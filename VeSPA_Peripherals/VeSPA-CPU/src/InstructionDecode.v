==> flow/design.v <==
`timescale 1ns / 1ps
module InstructionDecode
(
    input i_Clk,
    input i_Rst,
    input [31:0] i_InstructionRegister,
    input [1:0] i_Read2AddrSel,
    input i_RfWe,
    input [4:0] i_RfWrAddr,
    input [31:0] i_RfDataIn,
    output [4:0] o_Opcode,          
    output o_ImmOp,                 
    output [4:0] o_IrRs2,           
    output [4:0] o_IrRs1,           
    output [4:0] o_IrRst,           
    output [31:0] o_R1Out,    
    output [31:0] o_R2Out,    
    output [31:0] o_Imm16,
    output [31:0] o_Imm17,
    output [31:0] o_Imm22,
    output [31:0] o_Imm23,
    output [3:0] o_BranchCond, 
    output [2:0]led_test
);
wire [4:0] w_IrRs1;      
wire [4:0] w_IrRs2;      
wire [4:0] w_IrRst;      
wire [4:0] w_IrRs2_in;
wire [15:0] w_Imm16;
wire [16:0] w_Imm17;
wire [21:0] w_Imm22;
wire [22:0] w_Imm23;
assign o_IrRs1 = w_IrRs1;
assign o_IrRs2 = w_IrRs2_in;
assign o_IrRst = w_IrRst;
assign w_IrRs1 = i_InstructionRegister[21:17];
assign w_IrRs2 = i_InstructionRegister[15:11];
assign w_IrRst = i_InstructionRegister[26:22];
assign w_Imm16 = i_InstructionRegister[15:0];
assign w_Imm17 = i_InstructionRegister[16:0];
assign w_Imm22 = i_InstructionRegister[21:0];
assign w_Imm23 = i_InstructionRegister[22:0];
assign o_BranchCond = i_InstructionRegister[26:23];
assign o_ImmOp = i_InstructionRegister[16];
assign o_Opcode = i_InstructionRegister[31:27];
assign o_Imm16 = {16'b0, w_Imm16};
assign o_Imm17 = {15'b0, w_Imm17};
assign o_Imm22 = {10'b0, w_Imm22};
assign o_Imm23 = {9'b0, w_Imm23};
assign w_IrRs2_in = (i_Read2AddrSel == 2'b00) ? w_IrRs2 :                
                    (i_Read2AddrSel == 2'b01) ? w_IrRst : 1;
RegisterFile rf
(
    .i_Clk(i_Clk),
    .i_Rst(i_Rst),
    .i_WrEnable(i_RfWe),
    .i_DataIn(i_RfDataIn),
    .i_WrAddr(i_RfWrAddr),
    .i_RdAddrA(w_IrRs1),
    .i_RdAddrB(w_IrRs2_in),
    .o_DataOutA(o_R1Out),
    .o_DataOutB(o_R2Out),
    .led_test(led_test)
);
endmodule
`timescale 1ns / 1ps
module RegisterFile
(
    input i_Clk,
    input i_Rst,
    (* keep *)input i_WrEnable,
    input [31:0] i_DataIn,
    input [4:0] i_WrAddr,
    input [4:0] i_RdAddrA,
    input [4:0] i_RdAddrB,
    output reg [31:0] o_DataOutA,
    output reg [31:0] o_DataOutB, 
    output [2:0]led_test
);
(* keep *)reg [(32 - 1):0] r_RegFile [31:0];
integer i;
always @(posedge i_Clk) begin  
    if (i_Rst) begin
        for (i = 0; i < 32; i = i + 1) begin
            r_RegFile[i] <= 0;
        end
    end
    else begin
        if (i_WrEnable) begin
            r_RegFile[i_WrAddr] <= i_DataIn;
            if (i_RdAddrA == i_WrAddr) begin
                o_DataOutA <= i_DataIn;
            end
            else begin
                o_DataOutA <= r_RegFile[i_RdAddrA];
            end
            if (i_RdAddrB == i_WrAddr) begin
                o_DataOutB <= i_DataIn;
            end
            else begin
                o_DataOutB <= r_RegFile[i_RdAddrB];
            end
        end
        else begin
            o_DataOutA <= r_RegFile[i_RdAddrA];
            o_DataOutB <= r_RegFile[i_RdAddrB];
        end        
    end 
end
assign led_test[0] = (r_RegFile[30] == 'd10) ? 1 : 0;
assign led_test[1] = (r_RegFile[31] == 'd15) ? 1 : 0;
assign led_test[2] = (r_RegFile[29] == 'd10) ? 1 : 0;
endmodule
Tool chain data of InstructionDecode

What the tools print for InstructionDecode, step after step.
Lines are those of the file above, counted from 1.
Cell names lack the library's common part.
A cell with n/a has no value.

Design top: InstructionDecode
Clock input: i_Clk
Library: sky130hd
Timing corner: tt_025C_1v80

After elaboration

Yosys after proc, flatten, opt, wreduce and memory -nomap, before mapping. Enables and synchronous resets that opt folds into registers are not counted as muxes. Memory bits, and registers merged into a memory's read port (data or address), are not among the register bits. Print and check cells are not counted. Equal cells are merged and count once.
Memory sizes are those after Yosys's memory passes, which may raise the word count (mostly to a power of two), join words into wider ones and drop unused or constant bits.

Bits in registers: 64
Memory bits (writable): 1,024
Memories kept: 1
Bits of input ports: 74
Output and inout port bits: 220
Elaborated cells: 26

Memory list:

| name         | words | width | line | source |
| rf.r_RegFile | 32    | 32    | 80   | `(* keep *)reg [(32 - 1):0] r_RegFile [31:0];` |

Eq/ne operators: 6
Mux-type cells: 16
Reductions and logical operators: 1

Operators by type and width:

| operator                                | number |
| two-way mux 32 bit                      | 6 |
| == test 32 x 4 -> 1 bit with constant B | 3 |
| two-way mux 5 bit                       | 4 |
| == test 5 bit                           | 2 |
| two-way mux 1 bit                       | 6 |
| == test 2 x 1 -> 1 bit with constant B  | 1 |
| zero test 2 bit                         | 1 |

Logic depth

Depth = most cells in a row (Yosys ltp): at word level without a register or memory, in the mapped netlist without a sequential cell, where the memories' decode and read muxes count.

Word-level depth: 6
ABC_AREA: 0
Gate-level depth with buffers: 13
Mapped depth without buffers: 8

Synthesis result

Source: synth_stat.txt of the flow (Yosys; design flattened, memories mapped). It holds for the ABC_AREA given above (unset counts as 0); a run with the other value may have another netlist.

Cells in the netlist: 4,831
Synthesis area: 58,823.9 um^2
Area of sequential cells: 32,671.3 um^2
Flip-flops: 1,088
Buffers: 632

Cells by type:

| cell type | number | area in all (um^2) |
| edfxtp_1  | 1,088  | 3.27E+04 |
| mux4_2    | 320    | 7.21E+03 |
| and2_1    | 994    | 6.22E+03 |
| nand2_1   | 809    | 3.04E+03 |
| a32oi_1   | 186    | 1.63E+03 |
| clkbuf_1  | 340    | 1.28E+03 |
| buf_4     | 157    | 1,178.63 |
| mux2i_1   | 101    | 1,010.97 |
| nand3_1   | 190    | 950.912 |
| a21oi_1   | 123    | 615.59 |
| buf_2     | 93     | 465.446 |
| nor3_1    | 90     | 450.432 |
| o22ai_1   | 60     | 375.36 |
| o21ai_0   | 66     | 330.317 |
| a211o_1   | 30     | 262.752 |
| nor2_1    | 45     | 168.912 |
| buf_6     | 13     | 146.39 |
| nor4_1    | 21     | 131.376 |

Other cell types: 32; their cells: 105.
By module: a second synthesis without flattening, with its own total; a netlist apart from the flattened one above.

Cells (unflattened synthesis): 4,259
Area total of the unflattened synthesis: 59,309.4 um^2

Each row is one instance without its submodules.

By module:

| module            | instances | cells | area (um^2) | sequential area (um^2) |
| RegisterFile      | 1         | 4,099 | 58,110.7    | 32,671.3 |
| InstructionDecode | 1         | 160   | 1,198.6     | 0.0 |

Path before layout

Source: OpenSTA report_checks on the synthesized netlist (no wires, ideal clock, input and output delay 20% of the period each), path of least setup slack; recovery checks are left aside. Register names are those of the netlist, which keeps one name where synthesis merged equal registers.

Kind: input port to flip-flop
From: input port i_Rst
To: memory rf.r_RegFile[10][0]
Period: 6,310 ps
External input delay: 1,262 ps
Library setup time: 704 ps
Time at the first pin: 1,262 ps
Arrival time: 5,611 ps
Slack: -5 ps
Path delay: 5,053 ps
Stages: 3
Buffers on the path: 1
Synthesis period reached: 6,315 ps

"path delay" is the arrival time less input delay plus setup time.
"stages": output pins that drive a net of the path, with the launching flip-flop's if there is one; two outputs of one cell count as two.
"synthesis period reached" is the clock period less the worst setup slack; recovery checks do not enter. This is arithmetic on one report: input and output delays are still those of the set period (20% each).
Between the ends stands the longest chain of elaborated cells between them, by number of cells; it is not shown to be the way that was timed. Of several equally long chains one is given.
A line is the first line of the expression or statement that the cell stems from. Yosys adds cells for indexed reads and writes and turns some case tables into memories.
The path ends at the enable pin of a flip-flop; only ways to that pin are counted.

Path through: inv_1 -> clkbuf_1 -> o21ai_0
Cells in the longest elaborated chain: 1
Elaborated cells on any way between the ends: 3
Source lines of those cells: 1
Classes of those cells: mux (3)

Ends and longest elaborated chain, post-synthesis:

| what              | line | source |
| from (decl)       | 5    | `input i_Rst,` |
| two-way mux 5 bit | 83   | `if (i_Rst) begin` |
| to (decl)         | 80   | `(* keep *)reg [(32 - 1):0] r_RegFile [31:0];` |

Lab notebook: InstructionDecode

Stored flow runs of InstructionDecode (2 of them; Yosys, OpenROAD, sky130hd). They differ in their settings and are not a sequence. Constraints: input delay and output delay 20% of the set period each, output load 0.01 pF.
Settings: . = not set for that run.

| item                               | entry A | entry B |
| period_ns                          | 5.32    | 10.5    |
| CORE_UTILIZATION                   | 63      | 69      |
| SETUP_SLACK_MARGIN                 | 0.08    | -0.35   |
| CORE_MARGIN                        | 3       | 2       |
| CELL_PAD_IN_SITES_GLOBAL_PLACEMENT | 2       | .       |
| TNS_END_PERCENT                    | 30      | 15      |
| CTS_CLUSTER_SIZE                   | 29      | .       |
| CAP_MARGIN                         | 30      | 20      |
| SLEW_MARGIN                        | 15      | 20      |
| PLACE_DENSITY_LB_ADDON             | .       | 0.07    |
| CELL_PAD_IN_SITES_DETAIL_PLACEMENT | .       | 2       |
| ABC_AREA                           | .       | 0       |
| MIN_ROUTING_LAYER                  | .       | met2    |
| MAX_ROUTING_LAYER                  | .       | met5    |

Entry A: not finished: placement ended with error GPL-0301
Entry B: not finished: placement ended with a tool error

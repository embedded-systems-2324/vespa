==> flow/design.v <==
`timescale 1ns / 1ps
module ALU
(
    input i_Clk,
    input i_Rst,
    input i_Enable,
    input i_UpdateCondCodes,
    input [2:0] i_OpCtrl,
    (* mark_debug = "true" *)input [31:0] i_LeftOp,
    (* mark_debug = "true" *)input [31:0] i_RigthOp,
    output [31:0] o_Output,
    output reg [3:0] o_ConditionCodes
);
wire w_Carry, w_Zero, w_Negative, w_Overflow, w_Sub;
wire [(31 + 1):0] w_Output;
assign w_Sub = (i_OpCtrl == 5'd2);
assign w_Overflow = (o_Output[31] & ~i_LeftOp[31] & ~(w_Sub ^ i_RigthOp[31]))  |
                    (~o_Output[31] & ~i_LeftOp[31] & (w_Sub ^ i_LeftOp[31]));
assign w_Carry = w_Output[(31 + 1)];
assign w_Negative = o_Output[31];
assign w_Zero = ~(|o_Output);
assign o_Output = w_Output[31:0];
assign w_Output = (i_OpCtrl == 5'd1) ? (i_LeftOp + i_RigthOp) :
                  (i_OpCtrl == 5'd2) ? (i_LeftOp - i_RigthOp) :
                  (i_OpCtrl == 5'd4) ? (i_LeftOp & i_RigthOp) :
                  (i_OpCtrl == 5'd3) ? (i_LeftOp | i_RigthOp) :
                  (i_OpCtrl == 5'd6) ? (i_LeftOp ^ i_RigthOp) :
                  (i_OpCtrl == 5'd5) ? (~i_LeftOp) : 0;
always @(posedge i_Clk) begin
    if (i_Rst) begin
        o_ConditionCodes <= 0;
    end
    else begin
        if (i_Enable) begin
            if (i_UpdateCondCodes) begin
                o_ConditionCodes <= {w_Carry, w_Zero, w_Negative, w_Overflow};
            end
            else begin
                o_ConditionCodes <= o_ConditionCodes;
            end
        end 
        else begin
        end
    end 
end
endmodule
`timescale 1ns / 1ps
module InstructionExecute
(
    input i_Clk,
    input i_Rst,
    input [31:0] i_ProgramCounter,
    input [2:0] i_AluCtrl,
    input i_AluEn,
    input i_AluOp2Sel,
    input i_UpdateCondCodes,
    (* keep *)input [1:0] i_ForwardOp1,
    (* keep *)input [1:0] i_ForwardOp2,
    input [31:0] i_AluOutMem,      
    input [31:0] i_RfOutValue,     
    input [31:0] i_Immed22Mem,     
    (* keep *)input [31:0] i_R1Out,          
    (* keep *)input [31:0] i_R2Out,          
    input [31:0] i_Imm16,
    input [31:0] i_Imm17,
    input [31:0] i_Imm22,
    input [31:0] i_Imm23,
    input i_BranchVerification,
    input [2:0] i_PcSel,
    input i_BranchBit,
    output [2:0] o_PcSelExe2Fetch,
    output [31:0] o_PcJmp,
    output [31:0] o_PcBranch,
    output [31:0] o_AluOut,
    output [31:0] o_AluOp2,
    output [31:0] o_Imm22,
    output [31:0] o_ImmOpX,
    output [3:0] o_AluConditionCodes     
);
wire [31:0] w_AluOp1;
wire [31:0] w_AluIn2;              
assign o_PcSelExe2Fetch = (i_BranchVerification == 1'b0 && i_BranchBit == 1'b1) ? 5 : i_PcSel;
assign o_PcJmp = i_Imm16 + w_AluOp1;
assign o_PcBranch = i_ProgramCounter + i_Imm23;
assign o_ImmOpX = w_AluOp1 + i_Imm17;
assign w_AluOp1 = (i_ForwardOp1 == 2'b00) ? i_R1Out :
                  (i_ForwardOp1 == 2'b01) ? i_AluOutMem :
                  (i_ForwardOp1 == 2'b11) ? i_Immed22Mem : i_RfOutValue;
assign o_AluOp2 = (i_ForwardOp2 == 2'b00) ? i_R2Out :
                  (i_ForwardOp2 == 2'b01) ? i_AluOutMem : 
                  (i_ForwardOp2 == 2'b11) ? i_Immed22Mem : i_RfOutValue;   
assign w_AluIn2 = (i_AluOp2Sel == 1'b0) ? o_AluOp2 : i_Imm16;
ALU alu
(
    .i_Clk(i_Clk),
    .i_Rst(i_Rst),
    .i_Enable(i_AluEn),
    .i_UpdateCondCodes(i_UpdateCondCodes),
    .i_OpCtrl(i_AluCtrl),
    .i_LeftOp(w_AluOp1),
    .i_RigthOp(w_AluIn2),
    .o_Output(o_AluOut),
    .o_ConditionCodes(o_AluConditionCodes)
);
endmodule
## Reports on InstructionExecute

The steps from the RTL of InstructionExecute to its reports follow in flow order.
Line numbers count from 1 in the design file above.
Library cell names are shortened.
The mark n/a stands for no value.

| inputs | value |
|---|---|
| design top | InstructionExecute |
| clock | i_Clk |
| cell library | sky130hd |
| timing corner | tt_025C_1v80 |

## Word-level counts

Yosys after proc, flatten, opt, wreduce and memory -nomap, before mapping. Enables and synchronous resets that opt folds into registers are not counted as muxes. Memory bits, and registers merged into a memory's read port (data or address), are not among the register bits. Print and check cells are not counted. Equal cells are merged and count once.

| word-level totals | value |
|---|---|
| register bits after elaboration | 4 |
| input bits | 337 |
| output and inout bits | 199 |
| cells after elaboration | 51 |

| operators by class | value |
|---|---|
| $add $sub $neg | 5 |
| eq/ne operators | 10 |
| multiplexer cells | 14 |
| bitwise logic cells | 16 |
| reductions and logical operators | 5 |

Operators by type and width:

| operator | count |
|---|---|
| 32-bit 2-to-1 mux | 7 |
| 33-bit 2-to-1 mux | 6 |
| 32-bit adder | 3 |
| 32-bit by 32-bit adder with 33-bit output | 1 |
| 32-bit by 32-bit subtractor with 33-bit output | 1 |
| 32-bit NOT with 33-bit output | 1 |
| 32-bit bitwise AND | 1 |
| 32-bit bitwise OR | 1 |
| 32-bit XOR | 1 |
| 32-bit OR reduction | 1 |
| 3-bit equality test with constant B | 3 |
| 3-bit by 2-bit equality test with 1-bit output with constant B | 2 |
| 1-bit NOT | 5 |
| 1-bit bitwise AND | 4 |
| 2-bit by 1-bit equality test with 1-bit output with constant B | 2 |
| 2-bit equality test with constant B | 2 |
| 2-bit zero test | 2 |
| 3-bit by 1-bit equality test with 1-bit output with constant B | 1 |
| 3-bit 2-to-1 mux | 1 |
| 1-bit XOR | 2 |
| 2-bit AND reduction | 1 |
| 1-bit bitwise OR | 1 |
| 1-bit logical AND | 1 |

## Logic depth

Longest topological path by Yosys (ltp), each cell counted once; first at word level (registers and memories cut), then after technology mapping (sequential cells cut; the memories' decode and read muxes count).

| logic depth | value |
|---|---|
| depth after elaboration | 15 |
| ABC_AREA | 0 |
| depth in mapped cells | 19 |
| mapped depth without buffers | 16 |

## Mapped cells and area

The flow's flattened synthesis, as Yosys stat reports it; memories are mapped. The netlist is that of the ABC_AREA named above (0 if unset); the other value can give another one.

| mapped netlist | value |
|---|---|
| standard cells after synthesis | 1689 |
| chip area (Yosys) | 12499.5 um2 |
| sequential part of the area | 80.1 um2 |
| mapped flip-flops | 4 |
| buffers | 118 |

Cell types:

| type | count | area in all (um2) |
|---|---|---|
| ha_1 | 189 | 2.36E+03 |
| mux4_2 | 60 | 1.35E+03 |
| a21oi_1 | 174 | 870.835 |
| xnor2_1 | 65 | 569.296 |
| o21ai_0 | 107 | 535.514 |
| nor2_1 | 130 | 487.968 |
| inv_1 | 125 | 469.2 |
| a21o_1 | 56 | 420.403 |
| mux2_2 | 31 | 349.085 |
| nand2_1 | 93 | 349.085 |
| buf_4 | 34 | 255.245 |
| xor2_1 | 29 | 253.994 |
| clkbuf_1 | 62 | 232.723 |
| nor3_1 | 41 | 205.197 |
| o211ai_1 | 27 | 202.694 |
| o22ai_1 | 29 | 181.424 |
| nand2b_1 | 28 | 175.168 |
| o21bai_1 | 20 | 150.144 |

Other cell types: 63; their cells: 389.
By module: a second synthesis without flattening, with its own total; a netlist apart from the flattened one above.

| unflattened totals | value |
|---|---|
| cells (unflattened synthesis) | 1877 |
| area (unflattened synthesis) | 13743.2 um2 |

Rows give one instance, submodules left out.

Modules:

| module | instances | cells | area (um2) | seq. area (um2) |
|---|---|---|---|---|
| InstructionExecute | 1 | 853 | 7267.0 | 0.0 |
| ALU | 1 | 1024 | 6476.2 | 80.1 |

## Timing after synthesis

Source: OpenSTA report_checks on the synthesized netlist (no wires, ideal clock, input and output delay 20% of the period each), path of least setup slack; recovery checks are left aside. Register names are those of the netlist, which keeps one name where synthesis merged equal registers.

| timing after synthesis | value |
|---|---|
| kind | input to output |
| from | in i_ForwardOp2[1] |
| to | out o_AluOut[31] |
| clock period | 7.89 ns |
| input delay | 1.578 ns |
| output delay | 1.578 ns |
| launch time at the first pin | 1.578 ns |
| data arrival time | 6.008 ns |
| data required time | 6.312 ns |
| path slack | 0.304 ns |
| path delay | 4.430 ns |
| stages | 16 |
| path buffers | 4 |
| period reached after synthesis | 7.586 ns |

"path delay" is the arrival time less input delay plus setup time.
A path that ends at an output port has no setup time.
"stages" counts driving pins, that of a launching flip-flop among them; a cell with two outputs on the path counts twice.
"period reached after synthesis" = period - worst setup slack (recovery checks aside). The figure is calculated, with input and output delays left at 20% of the set period.

| between the ends, after synthesis | value |
|---|---|
| cells stage by stage | clkbuf_1 > buf_1 > mux4_2 > mux2_2 > ha_1 > clkbuf_1 > o21ba_2 > o31ai_1 > a211oi_1 > a211oi_1 > o31ai_1 > a211oi_1 > o31a_1 > o32ai_1 > inv_1 > buf_4 |
| elaborated cells between the ends (all ways) | 17 |
| RTL lines with such cells | 9 |
| those cells by class | add/sub (2); eq/ne (2); mux (9); logic (3); reduce/logical (1) |

Ends and longest elaborated chain, after synthesis:

| what | line | RTL |
|---|---|---|
| start: declaration | 58 | `(* keep *)input [1:0] i_ForwardOp2,` |
| end: declaration | 74 | `output [31:0] o_AluOut,` |

No chain of elaborated cells between the ends is given.
Nets of the timed path that keep an RTL name, with a line that drives or declares them; the list need not be complete.

Nets with RTL names, path after synthesis:

| signal | line | RTL |
|---|---|---|
| o_AluOp2[3] | 89 | `assign o_AluOp2 = (i_ForwardOp2 == 2'b00) ? i_R2Out :` |
| alu.w_Negative | 23 | `assign w_Output = (i_OpCtrl == 5'd1) ? (i_LeftOp + i_RigthOp) :` |

## Path in the finished layout

Path of least setup slack in the final report of record 1 (OpenROAD, finished layout, wires in). Where an end is a register, its clock arrival counts in the times.

| timing post-layout | value |
|---|---|
| kind | input to output |
| from | in i_RfOutValue[0] |
| to | out o_PcJmp[30] |
| clock period | 9.23 ns |
| input delay | 1.85 ns |
| output delay | 1.85 ns |
| launch time at the first pin | 1.85 ns |
| data arrival time | 7.00 ns |
| data required time | 7.38 ns |
| path slack | 0.39 ns |
| stages | 17 |
| path buffers | 3 |

Between the ends stands the longest chain of elaborated cells between them, by number of cells; it is not shown to be the way that was timed. Of several equally long chains one is given.
Each line given opens the expression or statement behind the cell; cells for indexed reads and writes are added by Yosys, which also makes memories of some case tables.

| between the ends, post-layout | value |
|---|---|
| cells stage by stage | clkdlybuf4s50_1 > mux4_1 > ha_1 > fa_1 > a21o_1 > a21oi_1 > o21bai_1 > a21oi_1 > o21ai_0 > a311oi_1 > buf_4 > o211ai_1 > a221oi_1 > o21ai_0 > a21oi_1 > xnor2_1 > clkdlybuf4s50_1 |
| cells in the longest elaborated chain | 4 |
| elaborated cells between the ends (all ways) | 4 |
| RTL lines with such cells | 4 |
| those cells by class | add/sub (1); mux (3) |

Ends and longest elaborated chain, post-layout:

| what | line | RTL |
|---|---|---|
| start: declaration | 60 | `input [31:0] i_RfOutValue,` |
| 32-bit 2-to-1 mux | 88 | `(i_ForwardOp1 == 2'b11) ? i_Immed22Mem : i_RfOutValue;` |
| 32-bit 2-to-1 mux | 87 | `(i_ForwardOp1 == 2'b01) ? i_AluOutMem :` |
| 32-bit 2-to-1 mux | 86 | `assign w_AluOp1 = (i_ForwardOp1 == 2'b00) ? i_R1Out :` |
| 32-bit adder | 83 | `assign o_PcJmp = i_Imm16 + w_AluOp1;` |
| end: declaration | 72 | `output [31:0] o_PcJmp,` |

Appendix: measured runs

Top module InstructionExecute; platform sky130hd; tools Yosys and OpenROAD; 2 stored runs in no particular order. Input and output delays are each 20% of the period that was set; the output load is 0.01 pF.
"clock period reached" means the clock period less the worst setup slack. The figure is calculated, with input and output delays left at 20% of the set period.
"critical setup path time": the worst setup path's part of the clock period (all of it between registers, 20% less for each end at a port) less its slack. A launch clock that arrives late makes it longer, a capture clock that arrives late makes it shorter.
"total power of the final layout" rests on the timing tool's default activity at the inputs, not on a simulated workload.

## Record 1

==> flow/run.sh <==
#!/bin/bash
# the make line also repeats the synthesis and layout settings of config.mk as NAME=value (left out here)
make -C /OpenROAD-flow-scripts/flow DESIGN_CONFIG=/design/flow/config.mk WORK_HOME=/design/flow/orfs CLKGATE_MAP_FILE= finish
==> flow/config.mk <==
export PLATFORM = sky130hd
export DESIGN_NAME = InstructionExecute
export DESIGN_NICKNAME = InstructionExecute
export VERILOG_FILES = /design/flow/design.v
export SDC_FILE = /design/flow/constraint.sdc
export NUM_CORES = 4
export LEC_CHECK = 0
export CAP_MARGIN = 20
export CORE_MARGIN = 2
export CORE_UTILIZATION = 40
export SLEW_MARGIN = 20
==> flow/constraint.sdc <==
create_clock -name core_clock -period 9.23 [get_ports {i_Clk}]
set_input_delay 1.8460 -clock core_clock [delete_from_list [all_inputs] [get_ports {i_Clk}]]
set_output_delay 1.8460 -clock core_clock [all_outputs]
set_load 0.01 [all_outputs]

| result of record 1 | value |
|---|---|
| mapped cell area after synthesis | 12499.5 um2 |
| area of the die | 32679.6 um2 |
| area of the standard cells in the finished layout | 17670.7 um2 |
| utilization in the final report | 0.576 |
| lowest setup slack | 0.385 ns |
| total negative slack | 0.000 ns |
| worst-case hold slack | 0.479 ns |
| total power of the final layout | 0.002047 W |
| clock period reached | 8.845 ns |
| critical setup path time | 5.15 ns |
| class of the worst setup path | input to output |

## Record 2

==> flow/run.sh <==
#!/bin/bash
# the make line also repeats the synthesis and layout settings of config.mk as NAME=value (left out here)
make -C /OpenROAD-flow-scripts/flow DESIGN_CONFIG=/design/flow/config.mk WORK_HOME=/design/flow/orfs CLKGATE_MAP_FILE= finish
==> flow/config.mk <==
export PLATFORM = sky130hd
export DESIGN_NAME = InstructionExecute
export DESIGN_NICKNAME = InstructionExecute
export VERILOG_FILES = /design/flow/design.v
export SDC_FILE = /design/flow/constraint.sdc
export NUM_CORES = 4
export LEC_CHECK = 0
export ABC_AREA = 0
export CAP_MARGIN = 20
export CELL_PAD_IN_SITES_DETAIL_PLACEMENT = 0
export CORE_ASPECT_RATIO = 0.9
export CORE_MARGIN = 7
export CORE_UTILIZATION = 39
export MIN_ROUTING_LAYER = met1
export PLACE_DENSITY = 0.85
export SETUP_SLACK_MARGIN = 1.94
export SLEW_MARGIN = 20
export TNS_END_PERCENT = 10
==> flow/constraint.sdc <==
create_clock -name core_clock -period 8.94 [get_ports {i_Clk}]
set_input_delay 1.7880 -clock core_clock [delete_from_list [all_inputs] [get_ports {i_Clk}]]
set_output_delay 1.7880 -clock core_clock [all_outputs]
set_load 0.01 [all_outputs]

| result of record 2 | value |
|---|---|
| mapped cell area after synthesis | 12499.5 um2 |
| area of the die | 37265.2 um2 |
| area of the standard cells in the finished layout | 20026.7 um2 |
| utilization in the final report | 0.631 |
| lowest setup slack | 1.611 ns |
| total negative slack | 0.000 ns |
| worst-case hold slack | 0.469 ns |
| total power of the final layout | 0.002466 W |
| clock period reached | 7.329 ns |
| critical setup path time | 3.75 ns |
| class of the worst setup path | input to output |
